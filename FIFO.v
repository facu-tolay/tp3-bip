==> flow/design.v <==
`timescale 1ns / 1ps
module FIFO
  #(
    parameter NB_WORD = 8,
    parameter N_WORD_BUFFER = 4
    )
   (
    output [NB_WORD-1:0] o_data,
    output               o_fifo_empty, o_fifo_full,
    input [NB_WORD-1:0]  i_data,
    input                i_read, i_write,
    input                i_rst, i_clk
    );
   localparam NB_PTR = clog2(N_WORD_BUFFER);
   integer               index;
   reg [NB_PTR+1-1:0]    rd_ptr_reg, wr_ptr_reg;
   reg [NB_WORD-1:0]     buffer[0:N_WORD_BUFFER-1];
   reg                   i_read_reg;
   wire [NB_PTR-1:0]     rd_ptr, wr_ptr;
   wire                  rd_ptr_of, wr_ptr_of;
   initial
     for (index = 0; index < N_WORD_BUFFER; index = index+1) begin
        buffer[index] = {NB_WORD{1'b0}};
     end
   assign {rd_ptr_of, rd_ptr} = rd_ptr_reg;
   assign {wr_ptr_of, wr_ptr} = wr_ptr_reg;
   assign o_data = buffer[rd_ptr];
   assign o_fifo_empty = (rd_ptr_reg == wr_ptr_reg);
   assign o_fifo_full = (rd_ptr == wr_ptr) & (rd_ptr_of != wr_ptr_of);
   always@(posedge i_clk) begin
      i_read_reg <= i_read;
      if (i_rst) begin
         rd_ptr_reg <= {NB_PTR+1{1'b0}};
      end
      else begin
         if(i_read & ~i_read_reg) begin
            rd_ptr_reg <= rd_ptr+1;
         end
      end
   end
   always@(negedge i_clk)begin
      if(i_rst)begin
         wr_ptr_reg <= {NB_PTR+1{1'b0}};
      end
      else begin
         if(i_write) begin
            buffer[wr_ptr] <= i_data;
            wr_ptr_reg <= wr_ptr+1;
         end
      end
   end
function integer clog2;
   input integer value;
   begin
      value = value-1;
      for (clog2=0; value>0; clog2=clog2+1)
        value = value>>1;
   end
endfunction
endmodule
Tool chain data of FIFO. The steps from the RTL of FIFO to its reports follow in flow order. Line numbers count from 1 in the design file above. Operators: Yosys type, input widths -> output width; for muxes data width and select width s. The mark n/a stands for no value.

Design top: FIFO. Clock port: i_clk. Standard-cell library: sky130hd. Corner: tt_025C_1v80.

Word level. Counts by Yosys on the flattened word-level netlist (proc, flatten, opt, wreduce; memories kept). Register bits leave out memories and registers merged into their read ports (data or address); mux counts leave out enables and synchronous resets folded into registers. Print and check cells are left out. Cells with the same type and inputs are merged into one. Memory sizes are those after Yosys's memory passes, which may raise the word count (mostly to a power of two), join words into wider ones and drop unused or constant bits.

The entry for register bits reads 7. The figure for memory cells is 1. For word-level cells the number is 18. For memory bits (writable) the number is 32. The figure for input bits is 12.

Bitwise operators: 3. For add/sub/neg operators the number is 2. The entry for muxes and demuxes reads 6. Under equality and inequality tests stands 3.

Memories: buffer (depth 4, width 8, read ports 1, write ports 1, line 17) `reg [NB_WORD-1:0]     buffer[0:N_WORD_BUFFER-1];`.

Operator list (number): $mux 8 (2); $add 2x1->3 const B (2); $mux 2 (2); $eq 3x3->1 (1); $and 1x1->1 (2); $eq 2x2->1 (1); $mux 1 (2); $ne 1x1->1 (1); $not 1->1 (1).

Depth. Depth = most cells in a row (Yosys ltp): at word level without a register or memory, in the mapped netlist without a sequential cell, where the memories' decode and read muxes count.

The entry for depth after elaboration reads 2. Under ABC_AREA stands 0. The figure for depth in mapped cells is 4. For mapped depth without buffers the number is 4.

Synthesis result. The flow's flattened synthesis, as Yosys stat reports it; memories are mapped. The netlist is that of the ABC_AREA named above (0 if unset); the other value can give another one. The area totals of this step are shown rounded.

Cell types (number): sky130_fd_sc_hd__edfxtp_1 (32); sky130_fd_sc_hd__mux4_2 (8); sky130_fd_sc_hd__dfxtp_1 (7); sky130_fd_sc_hd__ha_1 (5); sky130_fd_sc_hd__mux2i_1 (4); sky130_fd_sc_hd__xnor2_1 (4); sky130_fd_sc_hd__nor2_1 (7); sky130_fd_sc_hd__and2_1 (4); sky130_fd_sc_hd__nor2b_1 (2); sky130_fd_sc_hd__buf_6 (1); sky130_fd_sc_hd__inv_1 (3); sky130_fd_sc_hd__xor2_1 (1); sky130_fd_sc_hd__and3_1 (1); sky130_fd_sc_hd__buf_2 (1); sky130_fd_sc_hd__nand2_1 (1).

Under flip-flops stands 39. For mapped cells the number is 81. For buffers the number is 2. For chip area (Yosys) the number is 1530 um^2. Under sequential area stands 1100 um^2.

--- measured runs ---
Stored flow runs of FIFO (2 of them; Yosys, OpenROAD, sky130hd). They differ in their settings and are not a sequence. Constraints: input delay and output delay 20% of the set period each, output load 0.01 pF. "total design power" is the tool's figure for a default switching activity; nothing was simulated. Results are given in rounded form.

Files of record 1:
==> flow/run.sh <==
#!/bin/bash
# the make line also repeats the synthesis and layout settings of config.mk as NAME=value (left out here)
make -C /OpenROAD-flow-scripts/flow DESIGN_CONFIG=/design/flow/config.mk WORK_HOME=/design/flow/orfs CLKGATE_MAP_FILE= finish
==> flow/config.mk <==
export PLATFORM = sky130hd
export DESIGN_NAME = FIFO
export DESIGN_NICKNAME = FIFO
export VERILOG_FILES = /design/flow/design.v
export SDC_FILE = /design/flow/constraint.sdc
export NUM_CORES = 4
export LEC_CHECK = 0
export ABC_AREA = 0
export CAP_MARGIN = 20
export CORE_MARGIN = 9
export CORE_UTILIZATION = 51
export GPL_ROUTABILITY_DRIVEN = 1
export MIN_ROUTING_LAYER = met1
export SLEW_MARGIN = 35
==> flow/constraint.sdc <==
create_clock -name core_clock -period 1.97 [get_ports {i_clk}]
set_input_delay 0.3940 -clock core_clock [delete_from_list [all_inputs] [get_ports {i_clk}]]
set_output_delay 0.3940 -clock core_clock [all_outputs]
set_load 0.01 [all_outputs]

Results of record 1. The setup slack of the worst path stands at -0.795 ns. The measured standard-cell area after routing is 2070 um^2. The measured total negative slack is -7.38 ns. The total die area reads 5290 um^2. The measured mapped cell area after synthesis is 1530 um^2. The final worst hold slack reads 0.491 ns. The total design power is 1.79 mW.

Files of record 2:
==> flow/run.sh <==
#!/bin/bash
# the make line also repeats the synthesis and layout settings of config.mk as NAME=value (left out here)
make -C /OpenROAD-flow-scripts/flow DESIGN_CONFIG=/design/flow/config.mk WORK_HOME=/design/flow/orfs CLKGATE_MAP_FILE= finish
==> flow/config.mk <==
export PLATFORM = sky130hd
export DESIGN_NAME = FIFO
export DESIGN_NICKNAME = FIFO
export VERILOG_FILES = /design/flow/design.v
export SDC_FILE = /design/flow/constraint.sdc
export NUM_CORES = 4
export LEC_CHECK = 0
export CAP_MARGIN = 20
export CORE_MARGIN = 2
export CORE_UTILIZATION = 40
export SLEW_MARGIN = 20
==> flow/constraint.sdc <==
create_clock -name core_clock -period 4.28 [get_ports {i_clk}]
set_input_delay 0.8560 -clock core_clock [delete_from_list [all_inputs] [get_ports {i_clk}]]
set_output_delay 0.8560 -clock core_clock [all_outputs]
set_load 0.01 [all_outputs]

Results of record 2. The setup slack of the worst path stands at -0.058 ns. The measured standard-cell area after routing is 2140 um^2. The measured total negative slack is -0.281 ns. The total die area reads 4330 um^2. The measured mapped cell area after synthesis is 1530 um^2. The final worst hold slack reads 0.531 ns. The total design power is 0.939 mW.
--- end ---
